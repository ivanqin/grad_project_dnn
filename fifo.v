==> flow/design.v <==
module fifo (clk,rst,r_en,w_en,data_in,index_in,data_out,index_out,fifo_empty,fifo_full);
  parameter CAP_WIDTH = 5;
  parameter D_WIDTH = 16;
  parameter I_WIDTH = 4;
  input clk;
  input rst;
  input r_en;
  input w_en;
  input[D_WIDTH-1:0] data_in;
  input[I_WIDTH-1:0] index_in;
  output reg[D_WIDTH-1:0] data_out;
  output reg[I_WIDTH-1:0] index_out;
  output wire fifo_empty;
  output wire fifo_full;
  reg[1:0] flag;
  reg[CAP_WIDTH-1:0] read_ptr,write_ptr,counter;
  reg[D_WIDTH-1:0] data_mem [2**CAP_WIDTH-1:0];
  reg[I_WIDTH-1:0] index_mem [2**CAP_WIDTH-1:0];
  always @(posedge clk or negedge rst)
  begin
    if (!rst)
      begin
        read_ptr <= 0;
        write_ptr <= 0;
        counter <= 0;
        index_out <= 0;
        data_out <= 0;
      end
    else
      case({r_en,w_en})
        2'b01:  
        begin
          flag <= 2'b11;
          data_mem[write_ptr] <= data_in;
          index_mem[write_ptr] <= index_in;
          counter <= counter + 1;
          write_ptr <= (write_ptr == 2**CAP_WIDTH - 1)?0:write_ptr + 1;
        end
        2'b10:  
        begin
          flag <= 2'b10;
          data_out <= data_mem[read_ptr];
          index_out <= index_mem[read_ptr];
          counter <= counter - 1;
          read_ptr <= (read_ptr == 2**CAP_WIDTH - 1)?0:read_ptr + 1;
        end
        2'b11:  
        begin
          flag <= 2'b01;
          if (counter == 0)  
            begin
              data_out <= data_in;
              index_out <= index_in;
            end
          else
            begin
              data_mem[write_ptr] <= data_in;
              index_mem[write_ptr] <= index_in;
              data_out <= data_mem[read_ptr];
              index_out <= index_mem[read_ptr];
              write_ptr <= (write_ptr == 2**CAP_WIDTH - 1)?0:write_ptr + 1;
              read_ptr <= (read_ptr == 2**CAP_WIDTH - 1)?0:read_ptr + 1;
            end
        end
        default: flag<=2'b00;
      endcase
  end
  assign fifo_empty = (counter == 0);
  assign fifo_full = (counter == 2**I_WIDTH-1);
endmodule
# ---- Tool chain data of fifo
# Tool output for the design above, in the order of the flow.
# Line numbers count from 1 in the design file above.
# Library cell names are shortened.
# A cell with n/a has no value.
dict set report design {
  top_module {fifo}
  clock {clk}
  lib {sky130hd}
  pvt_corner {tt_025C_1v80}
}

# ---- After elaboration
# Source: Yosys, flattened and elaborated. Widths are those after wreduce. Registers that Yosys merges into a memory's read port (data or address) are not register bits. Print and check cells do not count. Equal cells are merged and count once.
dict set report bits {
  elab_cells 354
  ram_bits 0
  romBits 0
  ff_bits 675
  latch_bits 0
  memories 0
  clocked_rd_ports_x_width 0
}
dict set report classes {
  mul 0
  n_addsub 4
  reduce_and_logical 9
  bitwise 0
  compare 0
  n_mux 205
  n_eq 67
  shifts 0
  div 0
}
# cell n
set ops {}
lappend ops {{parallel mux 16 bit (select 2 bit)} 33}
lappend ops {{2-to-1 mux 16 bit} 65}
lappend ops {{parallel mux 16 bit (select 32 bit)} 1}
lappend ops {{parallel mux 4 bit (select 2 bit)} 33}
lappend ops {{2-to-1 mux 4 bit} 65}
lappend ops {{equality test 5 bit (second input constant)} 32}
lappend ops {{parallel mux 4 bit (select 32 bit)} 1}
lappend ops {{equality test 5 x 4 -> 1 bit (second input constant)} 17}
lappend ops {{equality test 5 x 3 -> 1 bit (second input constant)} 8}
lappend ops {{parallel mux 5 bit (select 2 bit)} 3}
lappend ops {{equality test 5 x 2 -> 1 bit (second input constant)} 4}
lappend ops {{2-to-1 mux 5 bit} 4}
lappend ops {{adder 5 x 1 -> 5 bit (second input constant)} 3}
lappend ops {{logical NOT 5 bit} 3}
lappend ops {{equality test 5 x 1 -> 1 bit (second input constant)} 2}
lappend ops {{nonzero test 2 bit} 3}
lappend ops {{subtractor 5 x 1 -> 5 bit (second input constant)} 1}
lappend ops {{equality test 2 bit (second input constant)} 2}
lappend ops {{AND reduction 2 bit} 2}
lappend ops {{AND reduction 3 bit} 1}
lappend ops {{equality test 2 x 1 -> 1 bit (second input constant)} 1}
lappend ops {{!= test 2 bit (second input constant)} 1}

# ---- Longest topological paths
# Yosys ltp: most cells in a row. Word level: on the elaborated netlist, between registers, memories and ports. Mapped: between sequential cells and ports; inverters and the memories' decode and read muxes count.
dict set report logic_depth {
  ltp_word 4
  ABC_AREA 0
  mapped_depth 14
  mapped_depth_nobuf 10
}

# ---- Netlist
# The flow's flattened synthesis, as Yosys stat reports it; memories are mapped. The netlist is that of the ABC_AREA named above (0 if unset); the other value can give another one.
# Totals and module areas in this step are rounded.
# cell n area_total_um2
set by_type {}
lappend by_type {edfxtp_1 640 1.92E+04}
lappend by_type {dfrtp_1 35 875.84}
lappend by_type {a22oi_1 116 870.835}
lappend by_type {mux2i_1 72 720.691}
lappend by_type {o21ai_0 48 240.23}
lappend by_type {ha_1 18 225.216}
lappend by_type {mux2_2 20 225.216}
lappend by_type {nand2_1 59 221.462}
lappend by_type {o22ai_1 32 200.192}
lappend by_type {nor2_1 50 187.68}
lappend by_type {a22o_1 21 183.926}
lappend by_type {nand3_1 36 180.173}
lappend by_type {buf_2 35 175.168}
lappend by_type {clkbuf_1 45 168.912}
lappend by_type {a221oi_1 19 166.41}
lappend by_type {a222oi_1 16 160.154}
lappend by_type {and3_1 24 150.144}
lappend by_type {buf_6 12 135.13}
# Not listed: further types 53, cells in them 282.
dict set report synth_totals {
  area_um2 26470
  seq_area_um2 20090
  mapped_cells 1580
  ffs 675
}

# ---- Path before layout
# OpenSTA on the mapped netlist: ideal clock, no wires. The path of least setup slack (recovery checks aside). Input and output delay are each 20% of the period. Register names are those of the netlist, which keeps one name where synthesis merged equal registers.
dict set report synth_path {
  kind {input-to-reg}
  from {input r_en}
  to {register data_mem[8][0]}
  arrival_ns 2.934
  path_delay_ns 2.552
  n_path_buf 0
  required_time_ns 3.598
  setup_ns 0.422
  launch_ns 0.804
  setup_slack_ns 0.664
  stages 5
  tclk_ns 4.02
  synth_period_reached_ns 3.356
}
# "path_delay_ns" is the arrival time less input delay plus setup time.
# "stages": output pins that drive a net of the path, with the launching flip-flop's if there is one; two outputs of one cell count as two.
# "synth_period_reached_ns" = period - worst setup slack (recovery checks aside). The figure is calculated, with input and output delays left at 20% of the set period.
# Between the ends stands the longest chain of elaborated cells between them, by number of cells; it is not shown to be the way that was timed. Of several equally long chains one is given.
# Each line given opens the expression or statement behind the cell; cells for indexed reads and writes are added by Yosys, which also makes memories of some case tables.
# Only ways into the end's enable, where the timed path ends, are counted here.
dict set report synth_via {
  cell_sequence {ha_1 -> nand3_1 -> and2_1 -> nand4_1 -> nor3_1}
  elab_chain_len 3
}
# item line
set synth_rtl {}
lappend synth_rtl {{from (decl)} 7} ;# input r_en;
lappend synth_rtl {{equality test 2 x 1 -> 1 bit} 30} ;# case({r_en,w_en})
lappend synth_rtl {{nonzero test 2 bit} n/a}
lappend synth_rtl {{AND reduction 3 bit} n/a}
lappend synth_rtl {{to (assign)} 34} ;# data_mem[write_ptr] <= data_in;
lappend synth_rtl {{to (assign)} 57} ;# data_mem[write_ptr] <= data_in;
lappend synth_rtl {{to (decl)} 17} ;# reg[D_WIDTH-1:0] data_mem [2**CAP_WIDTH-1:0];

# ---- Worst path after layout
# From the final timing report of flow run 1: the path of least setup slack in the routed layout; clock arrival at registers is part of the times.
dict set report layout_path {
  kind {reg-to-reg}
  from {register read_ptr[0]}
  to {register data_out[15]}
  tclk_ns 3.63
  launch_ns 0.61
  stages 11
  required_time_ns 4.12
  setup_slack_ns -0.07
  arrival_ns 4.19
  n_path_buf 2
  setup_ns 0.12
}
# Between the ends stands the longest chain of elaborated cells between them, by number of cells; it is not shown to be the way that was timed. Of several equally long chains one is given.
# At most two assigning lines are given for a register; there are more.
dict set report layout_via {
  cell_sequence {dfrtp_1 -> ha_1 -> buf_4 -> and3_2 -> ha_2 -> clkbuf_8 -> a222oi_1 -> o21ai_1 -> nor4_4 -> a31oi_2 -> a221o_1}
  elab_chain_len 4
}
# item line
set layout_rtl {}
lappend layout_rtl {{from (decl)} 16} ;# reg[CAP_WIDTH-1:0] read_ptr,write_ptr,counter;
lappend layout_rtl {{from (assign)} 45} ;# read_ptr <= (read_ptr == 2**CAP_WIDTH - 1)?0:read_ptr + 1;
lappend layout_rtl {{from (assign)} 62} ;# read_ptr <= (read_ptr == 2**CAP_WIDTH - 1)?0:read_ptr + 1;
lappend layout_rtl {{equality test 5 bit} 59} ;# data_out <= data_mem[read_ptr];
lappend layout_rtl {{parallel mux 16 bit (select 32 bit)} 59}
lappend layout_rtl {{2-to-1 mux 16 bit} 50} ;# if (counter == 0)
lappend layout_rtl {{parallel mux 16 bit (select 2 bit)} 30} ;# case({r_en,w_en})
lappend layout_rtl {{to (assign)} 42} ;# data_out <= data_mem[read_ptr];
lappend layout_rtl {{to (assign)} 52} ;# data_out <= data_in;
lappend layout_rtl {{to (decl)} 11} ;# output reg[D_WIDTH-1:0] data_out;

# fifo through Yosys and OpenROAD on sky130hd: 2 stored runs, unordered, with their settings and measured results. The constraints put input and output delay at 20% of the set period each and load the outputs with 0.01 pF.
# "clock_period_reached_ns" = clock period - worst setup slack. The figure is calculated, with input and output delays left at 20% of the set period.
# "power_uw" is the tool's figure for a default switching activity; nothing was simulated.
# The measured numbers are rounded.
run="flow run 1" settings period_ns=3.63 CORE_UTILIZATION=48 PLACE_DENSITY=0.73 CELL_PAD_IN_SITES_GLOBAL_PLACEMENT=2 TNS_END_PERCENT=75 GPL_TIMING_DRIVEN=0 CTS_CLUSTER_DIAMETER=371 CAP_MARGIN=5 SLEW_MARGIN=10 CORE_MARGIN=2
run="flow run 1" results layout_utilization_pct=56.8 final_setup_tns_ns=-0.072 design_die_area_um2=57040 clock_period_reached_ns=3.702 power_uw=23080 worstSetupSlack_ns=-0.072 post_synth_area_um2=26470
run="flow run 2" settings period_ns=4.93 CORE_UTILIZATION=22 PLACE_DENSITY_LB_ADDON=0.08 CORE_MARGIN=4 CELL_PAD_IN_SITES_GLOBAL_PLACEMENT=2 ABC_AREA=1 GPL_ROUTABILITY_DRIVEN=0 CTS_CLUSTER_SIZE=99 CTS_CLUSTER_DIAMETER=286 SLEW_MARGIN=10 CAP_MARGIN=20
run="flow run 2" results layout_utilization_pct=24.7 final_setup_tns_ns=0.000 design_die_area_um2=131200 clock_period_reached_ns=3.570 power_uw=13500 worstSetupSlack_ns=1.360 post_synth_area_um2=27610
